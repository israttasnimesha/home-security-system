==> flow/design.v <==
module control (
    input clk, reset, load,  
    input p, f, d, pm, ptl, dtl, tl, pt, pp, rh,
    output reg t0, t1, t2, t3, t4, t5, t6, t7, t8, t9, t10, t11, t12, t13
);
    wire [3:0] state;  
    wire D3, D2, D1, D0; 
    assign D3 = (load && (t0&f | t0&d | t8&~pt | t8&pt | t10&~pp | t10&~tl | t10&tl&pp | t11 | t12&~rh | t12&rh));
    assign D2 = (load && (t2&pm | t3 | t5 | t6&~dtl | t6&dtl | t7 | t9 | t11 | t12&~rh | t12&rh | t13));
    assign D1 = (load && (t0&d | t1 | t2&~pm&~ptl | t2&ptl | t5 | t6&~dtl | t6&dtl | t10&~pp | t10&~tl | t10&tl&pp));
    assign D0 = (load && (t0&p | t2&ptl | t2&pm | t6&dtl | t8&pt | t10&tl&pp | t12&rh));
    register reg_state (
        .D({D3, D2, D1, D0}),  
        .clk(clk),             
        .rst(reset),           
        .en(1'b1),             
        .Q(state)              
    );
    always @(*) begin
        {t13, t12, t11, t10, t9, t8, t7, t6, t5, t4, t3, t2, t1, t0} = 13'b0;
        case (state)  
            4'b0000: t0 = 1;    
            4'b0001: t1 = 1;    
            4'b0010: t2 = 1;    
            4'b0011: t3 = 1;    
            4'b0100: t4 = 1;    
            4'b0101: t5 = 1;    
            4'b0110: t6 = 1;    
            4'b0111: t7 = 1;    
            4'b1000: t8 = 1;    
            4'b1001: t9 = 1;    
            4'b1010: t10 = 1;   
            4'b1011: t11 = 1;   
            4'b1100: t12 = 1;   
			4'b1101: t13 = 1;   
            default: ;          
        endcase
    end
endmodule
module d_flip_flop (
    input D,      
    input clk,    
    input rst,    
    input en,     
    output reg Q  
);
    always @(posedge clk or posedge rst) begin
        if (rst)
            Q <= 1'b0;       
        else if (en)
            Q <= D;          
    end
endmodule
module register (
    input [3:0] D,      
    input clk,          
    input rst,          
    input en,           
    output [3:0] Q      
);
    d_flip_flop ff0 (.D(D[0]), .clk(clk), .rst(rst), .en(en), .Q(Q[0]));
    d_flip_flop ff1 (.D(D[1]), .clk(clk), .rst(rst), .en(en), .Q(Q[1]));
    d_flip_flop ff2 (.D(D[2]), .clk(clk), .rst(rst), .en(en), .Q(Q[2]));
    d_flip_flop ff3 (.D(D[3]), .clk(clk), .rst(rst), .en(en), .Q(Q[3]));
endmodule
== Tool chain data of control ==
What the tools print for control, step after step.
Lines are those of the file above, counted from 1.
Operators carry their Yosys type and port widths (W data, S select, Z words).
Library cell names are shortened.
The mark -- stands for no value.
Inputs
  top module: control
  clock input: clk
  standard-cell library: sky130hd
  library corner: tt_025C_1v80

== Word level ==
Source: Yosys, flattened and elaborated, memories not mapped. Widths are those after wreduce; folded enables and synchronous resets count as part of the registers. Registers that Yosys merges into a memory's read port (data or address) are not register bits. Print and check cells do not count. Equal cells are merged and count once.
Memory sizes are those after Yosys's memory passes, which may raise the word count (mostly to a power of two), join words into wider ones and drop unused or constant bits.
Bit counts
  bits in registers: 4
  latch bits: 0
  memory bits (writable): 0
  memory bits (read-only): 224
  clocked read ports x word width: 0
  memory cells: 1
  input bits: 13
  output and inout port bits: 14
  word-level cells: 67
Memories
  (name not given): depth 16, width 14, read ports 1, wr ports 0, RTL line 21  | case (state)
Cells by class
  add/sub/neg operators: 0
  $mul: 0
  divide/modulo/power cells: 0
  $lt $le $gt $ge: 0
  eq/ne operators: 0
  shifts and indexed selects: 0
  multiplexer cells: 0
  bitwise logic cells: 58
  reductions and logical operators: 4
Operator list (count)
  $or A1 B1 Y1: 34
  $and A1 B1 Y1: 17
  $not A1 Y1: 7
  $logic_and A1 B1 Y1: 4

== Longest topological paths ==
Longest topological path by Yosys (ltp), each cell counted once; first at word level (registers and memories cut), then after technology mapping (sequential cells cut; the memories' decode and read muxes count).
Depth
  depth in word-level cells: 12
  ABC_AREA: 0
  mapped depth: 5
  depth with buffers taken out: 3

== Mapped cells and area ==
Source: synth_stat.txt of the flow (Yosys; design flattened, memories mapped). It holds for the ABC_AREA given above (unset counts as 0); a run with the other value may have another netlist.
Cells by type
  dfrtp_1: count 4, area in all 100.096 µm²
  nor2_1: count 12, area in all 45.043 µm²
  buf_6: count 3, area in all 33.782 µm²
  nand2b_1: count 5, area in all 31.28 µm²
  mux2i_1: count 3, area in all 30.029 µm²
  nor3_1: count 6, area in all 30.029 µm²
  nand2_1: count 4, area in all 15.014 µm²
  o21ai_0: count 3, area in all 15.014 µm²
  o41a_1: count 1, area in all 11.261 µm²
  nor3_2: count 1, area in all 10.01 µm²
  o21ba_2: count 1, area in all 10.01 µm²
  nor4b_1: count 1, area in all 8.758 µm²
  o2111ai_1: count 1, area in all 8.758 µm²
  o221ai_1: count 1, area in all 8.758 µm²
  a21boi_0: count 1, area in all 7.507 µm²
  buf_4: count 1, area in all 7.507 µm²
  inv_1: count 2, area in all 7.507 µm²
  nand3b_1: count 1, area in all 7.507 µm²
Other cell types: 6; their cells: 6.
Mapped netlist
  cells in the netlist: 57
  synthesis area: 425.4 µm²
  area of sequential cells: 100.1 µm²
  flip-flop cells: 4
  buffer cells: 5
By module: a second synthesis without flattening, with its own total; a netlist apart from the flattened one above.
Unflattened totals
  cells (unflattened synthesis): 64
  area (unflattened synthesis): 461.7 µm²
Each row is one instance without its submodules.
By module
  control: times used 1, cells 52, area 286.5 µm², seq. area 0.0 µm²
  d_flip_flop: times used 4, cells 3, area 43.8 µm², seq. area 25.0 µm²
  register: times used 1, cells 0, area 0.0 µm², seq. area 0.0 µm²

== Worst setup path after synthesis ==
Path of least setup slack by OpenSTA after synthesis, without wires, with an ideal clock, recovery checks aside; 20% of the period is set as input and as output delay. Where synthesis merged equal registers, the netlist keeps one of their names.
Path after synthesis
  path type: flip-flop to output port
  start: register reg_state.ff3.Q
  end: output t0
  period: 1.68 ns
  external output delay: 0.336 ns
  launch time at the first pin: 0.000 ns
  arrival: 1.072 ns
  data required time: 1.344 ns
  slack: 0.272 ns
  path delay: 1.072 ns
  driving pins on the path: 5
  buffers on the path: 2
  synthesis period reached: 1.408 ns
"path delay" is the arrival time less input delay plus setup time.
A path that ends at an output port has no setup time.
"driving pins on the path": output pins that drive a net of the path, with the launching flip-flop's if there is one; two outputs of one cell count as two.
"synthesis period reached" = period - worst setup slack (recovery checks aside). The figure is calculated, with input and output delays left at 20% of the set period.
Between the ends stands the longest chain of elaborated cells between them, by number of cells; it is not shown to be the way that was timed. Of several equally long chains one is given.
A line is the first line of the expression or statement that the cell stems from. Yosys adds cells for indexed reads and writes and turns some case tables into memories.
A memory read counts as a cell of the chain, while the word-level depth stops at memories.
On the way, after synthesis
  cells stage by stage: dfrtp_1 buf_6 or2_1 buf_6 nor3_1
  cells in the longest elaborated chain: 1
  elaborated cells between the ends (all ways): 1
  source lines of those cells: 1
  classes of those cells: memory (1)
RTL lines, path after synthesis
  start: declaration: RTL line 45  | output reg Q
  start: assignment: RTL line 49  | Q <= 1'b0;
  start: assignment: RTL line 51  | Q <= D;
  $mem_v2 Z16 W14: RTL line 21  | case (state)
  end: declaration: RTL line 4  | output reg t0, t1, t2, t3, t4, t5, t6, t7, t8, t9, t10, t11, t12, t13

Lab notebook: control

2 stored runs of control in the flow (synthesis by Yosys, layout by OpenROAD, sky130hd cells), in arbitrary order. Constraints: input delay and output delay 20% of the set period each, output load 0.01 pF.

settings of run A
{
  "period_ns": 2.52,
  "CORE_UTILIZATION": 42,
  "SETUP_SLACK_MARGIN": 0.41,
  "PLACE_DENSITY_LB_ADDON": 0.25,
  "CORE_ASPECT_RATIO": 0.53,
  "GPL_TIMING_DRIVEN": 0,
  "CTS_CLUSTER_DIAMETER": 74,
  "SLEW_MARGIN": 30,
  "CAP_MARGIN": 20,
  "CORE_MARGIN": 2
}
report of run A: did not finish, floorplan, PDN-0185

settings of run B
{
  "period_ns": 1.31,
  "CORE_UTILIZATION": 46,
  "SETUP_SLACK_MARGIN": 0.33,
  "PLACE_DENSITY_LB_ADDON": 0.22,
  "CORE_ASPECT_RATIO": 1.12,
  "CTS_CLUSTER_DIAMETER": 56,
  "CAP_MARGIN": 35,
  "SLEW_MARGIN": 30,
  "CORE_MARGIN": 2
}
report of run B: did not finish, floorplan, PDN-0185
