==> flow/design.v <==
module comparator (
    input [3:0] A,          
    input [3:0] B,          
    input clk,              
    input rst,              
    input en,               
    output A_greater_B,     
    output A_equal_B,       
    output A_less_B         
);
    wire [3:0] reg_A, reg_B; 
    register reg1 (.D(A), .clk(clk), .rst(rst), .en(en), .Q(reg_A));
    register reg2 (.D(B), .clk(clk), .rst(rst), .en(en), .Q(reg_B));
    assign A_greater_B = (reg_A > reg_B);
    assign A_equal_B = (reg_A == reg_B);
    assign A_less_B = (reg_A < reg_B);
endmodule
module d_flip_flop (
    input D,      
    input clk,    
    input rst,    
    input en,     
    output reg Q  
);
    always @(posedge clk or posedge rst) begin
        if (rst)
            Q <= 1'b0;       
        else if (en)
            Q <= D;          
    end
endmodule
module register (
    input [3:0] D,      
    input clk,          
    input rst,          
    input en,           
    output [3:0] Q      
);
    d_flip_flop ff0 (.D(D[0]), .clk(clk), .rst(rst), .en(en), .Q(Q[0]));
    d_flip_flop ff1 (.D(D[1]), .clk(clk), .rst(rst), .en(en), .Q(Q[1]));
    d_flip_flop ff2 (.D(D[2]), .clk(clk), .rst(rst), .en(en), .Q(Q[2]));
    d_flip_flop ff3 (.D(D[3]), .clk(clk), .rst(rst), .en(en), .Q(Q[3]));
endmodule
---- Step by step through the tools: comparator ----
What the tools print for comparator, step after step.
Lines are those of the file above, counted from 1.
Library cell names are shortened.
The mark n/a stands for no value.
design
  top ..................................... comparator
  clock port .............................. clk
  cell library ............................ sky130hd
  timing corner ........................... tt_025C_1v80

---- Elaborated design ----
Yosys after proc, flatten, opt, wreduce and memory -nomap, before mapping. Enables and synchronous resets that opt folds into registers are not counted as muxes. Memory bits, and registers merged into a memory's read port (data or address), are not among the register bits. Print and check cells are not counted. Equal cells are merged and count once.
word-level totals
  output and inout port bits .............. 3
  input bits .............................. 11
  ROM bits ................................ 0
  latch bits .............................. 0
  flip-flop bits (word level) ............. 8
  bits in writable memories ............... 0
  memories ................................ 0
  word width x clocked read ports ......... 0
operators by class
  shift-type cells ........................ 0
  equal/unequal tests ..................... 1
  reduce/logical cells .................... 0
  bitwise operators ....................... 0
  $add $sub $neg .......................... 0
  $lt $le $gt $ge ......................... 2
  multiply operators ...................... 0
  div/mod/pow operators ................... 0
  muxes and demuxes ....................... 0
operators by type and width
  cell                           count
  4-bit greater-than comparator  1
  4-bit less-than comparator     1
  4-bit equality test            1

---- Logic depth ----
Depth = most cells in a row (Yosys ltp): at word level without a register or memory, in the mapped netlist without a sequential cell, where the memories' decode and read muxes count.
logic depth
  depth after elaboration ................. 1
  ABC_AREA ................................ 0
  gate-level depth with buffers ........... 5
  mapped depth without buffers ............ 5

---- Netlist ----
Source: synth_stat.txt of the flow (Yosys; design flattened, memories mapped). It holds for the ABC_AREA given above (unset counts as 0); a run with the other value may have another netlist.
cell types
  cell type  count
  dfrtp_1    8
  ha_1       4
  mux2_4     2
  mux2_2     2
  nand2_1    6
  o21ai_0    4
  inv_1      5
  buf_6      1
  a21oi_1    2
  o21bai_1   1
  and2_1     1
  nor2b_1    1
  nor2_1     1
mapped netlist
  synthesis area .......................... 409.1 um2
  cells in the netlist .................... 38
  area of sequential cells ................ 200.2 um2
  flip-flop cells ......................... 8
The figures by module come from a second, unflattened synthesis with its own total; it is not the netlist above.
unflattened totals
  cells (unflattened synthesis) ........... 40
  area total of the unflattened synthesis .. 479.2 um2
Rows give one instance, submodules left out.
by module
  module       cells  times used  sequential area (um2)  area (um2)
  d_flip_flop  3      8           25.0                   43.8
  comparator   16     1           0.0                    128.9
  register     0      2           0.0                    0.0

---- Path before layout ----
Path of least setup slack by OpenSTA after synthesis, without wires, with an ideal clock, recovery checks aside; 20% of the period is set as input and as output delay. Where synthesis merged equal registers, the netlist keeps one of their names.
timing post-synthesis
  path kind ............................... register to output
  start point ............................. register reg1.ff1.Q
  end point ............................... output A_less_B
  path slack .............................. 0.150 ns
  arrival ................................. 1.082 ns
  buffers on the path ..................... 0
  delay of the path ....................... 1.082 ns
  period .................................. 1.54 ns
  driving pins on the path ................ 5
  synthesis period reached ................ 1.39 ns
"delay of the path" is the arrival time less input delay plus setup time.
A path that ends at an output port has no setup time.
"driving pins on the path" counts driving pins, that of a launching flip-flop among them; a cell with two outputs on the path counts twice.
"synthesis period reached" = period - worst setup slack (recovery checks aside). The figure is calculated, with input and output delays left at 20% of the set period.
Between the ends stands the longest chain of elaborated cells between them, by number of cells; it is not shown to be the way that was timed. Of several equally long chains one is given.
Each line given opens the expression or statement behind the cell; cells for indexed reads and writes are added by Yosys, which also makes memories of some case tables.
on the way, post-synthesis
  path through ............................ dfrtp_1 -> ha_1 -> nor2b_1 -> o21bai_1 -> and2_1
  length of the longest elaborated chain .. 1
  elaborated cells between the ends (all ways) .. 1
  classes of those cells .................. compare (1)
ends and longest elaborated chain, post-synthesis
  what                        line  RTL
  from (decl)                 23    output reg Q
  from (assign)               27    Q <= 1'b0;
  from (assign)               29    Q <= D;
  4-bit less-than comparator  16    assign A_less_B = (reg_A < reg_B);
  to (decl)                   9     output A_less_B

---- Timing after layout ----
Path of least setup slack in the final report of flow run 1 (OpenROAD, finished layout, wires in). Where an end is a register, its clock arrival counts in the times.
timing post-layout
  path kind ............................... register to output
  start point ............................. register reg1.ff3.Q
  end point ............................... output A_greater_B
  path slack .............................. -0.18 ns
  arrival ................................. 1.45 ns
  buffers on the path ..................... 1
  period .................................. 1.58 ns
  driving pins on the path ................ 6
Between the ends stands the longest chain of elaborated cells between them, by number of cells; it is not shown to be the way that was timed. Of several equally long chains one is given.
on the way, post-layout
  path through ............................ dfrtp_1 -> ha_4 -> nand2_1 -> o21bai_1 -> a21oi_1 -> buf_2
  length of the longest elaborated chain .. 1
  elaborated cells between the ends (all ways) .. 1
  classes of those cells .................. compare (1)
ends and longest elaborated chain, post-layout
  what                           line  RTL
  from (decl)                    23    output reg Q
  from (assign)                  27    Q <= 1'b0;
  from (assign)                  29    Q <= D;
  4-bit greater-than comparator  14    assign A_greater_B = (reg_A > reg_B);
  to (decl)                      7     output A_greater_B,

Add stored flow runs of comparator

Measured results for comparator: 2 stored runs of the Yosys and OpenROAD flow on sky130hd. The settings differ; the order carries no meaning. The constraints put input and output delay at 20% of the set period each and load the outputs with 0.01 pF.
By "period achieved" is meant the clock period of the run minus its worst setup slack. This is arithmetic on one report: input and output delays are still those of the set period (20% each).
"critical path time" means the part of the period allowed to the worst setup path (the constraints hold back 20% at inputs and 20% at outputs) less its slack; where the path has registers, the arrival times of their clocks count too.
By "total power after layout" is meant OpenSTA's value without simulated activity: inputs other than the clock are taken to toggle once in ten clock periods, and the tool carries that through the logic.

======== flow run 1 ========
==> flow/run.sh <==
#!/bin/bash
# the make line also repeats the synthesis and layout settings of config.mk as NAME=value (left out here)
make -C /OpenROAD-flow-scripts/flow DESIGN_CONFIG=/design/flow/config.mk WORK_HOME=/design/flow/orfs CLKGATE_MAP_FILE= finish
==> flow/config.mk <==
export PLATFORM = sky130hd
export DESIGN_NAME = comparator
export DESIGN_NICKNAME = comparator
export VERILOG_FILES = /design/flow/design.v
export SDC_FILE = /design/flow/constraint.sdc
export NUM_CORES = 4
export LEC_CHECK = 0
export CAP_MARGIN = 5
export CELL_PAD_IN_SITES_DETAIL_PLACEMENT = 0
export CELL_PAD_IN_SITES_GLOBAL_PLACEMENT = 2
export CORE_ASPECT_RATIO = 0.93
export CORE_MARGIN = 2
export CORE_UTILIZATION = 16
export CTS_CLUSTER_SIZE = 70
export GPL_TIMING_DRIVEN = 0
export MIN_ROUTING_LAYER = met1
export PLACE_DENSITY_LB_ADDON = 0.17
export SLEW_MARGIN = 20
==> flow/constraint.sdc <==
create_clock -name core_clock -period 1.58 [get_ports {clk}]
set_input_delay 0.3160 -clock core_clock [delete_from_list [all_inputs] [get_ports {clk}]]
set_output_delay 0.3160 -clock core_clock [all_outputs]
set_load 0.01 [all_outputs]

-------- measured, flow run 1 --------
  Yosys chip area after synthesis ......... 409.1 um2
  die area ................................ 2977.8 um2
  area of the standard cells in the finished layout .. 630.6 um2
  post-layout utilization ................. 0.262
  lowest setup slack ...................... -0.184 ns
  setup total negative slack .............. -0.396 ns
  total power after layout ................ 558.9 uW
  period achieved ......................... 1.764 ns
  critical path time ...................... 1.45 ns
  critical path type ...................... register to output

======== flow run 2 ========
==> flow/run.sh <==
#!/bin/bash
# the make line also repeats the synthesis and layout settings of config.mk as NAME=value (left out here)
make -C /OpenROAD-flow-scripts/flow DESIGN_CONFIG=/design/flow/config.mk WORK_HOME=/design/flow/orfs CLKGATE_MAP_FILE= finish
==> flow/config.mk <==
export PLATFORM = sky130hd
export DESIGN_NAME = comparator
export DESIGN_NICKNAME = comparator
export VERILOG_FILES = /design/flow/design.v
export SDC_FILE = /design/flow/constraint.sdc
export NUM_CORES = 4
export LEC_CHECK = 0
export ABC_AREA = 1
export CAP_MARGIN = 20
export CORE_MARGIN = 2
export CORE_UTILIZATION = 50
export CTS_CLUSTER_DIAMETER = 336
export MIN_ROUTING_LAYER = met2
export PLACE_DENSITY = 0.36
export SLEW_MARGIN = 20
==> flow/constraint.sdc <==
create_clock -name core_clock -period 2.16 [get_ports {clk}]
set_input_delay 0.4320 -clock core_clock [delete_from_list [all_inputs] [get_ports {clk}]]
set_output_delay 0.4320 -clock core_clock [all_outputs]
set_load 0.01 [all_outputs]

-------- flow run 2 --------
  no final report: floorplanning broke off with PDN-0185
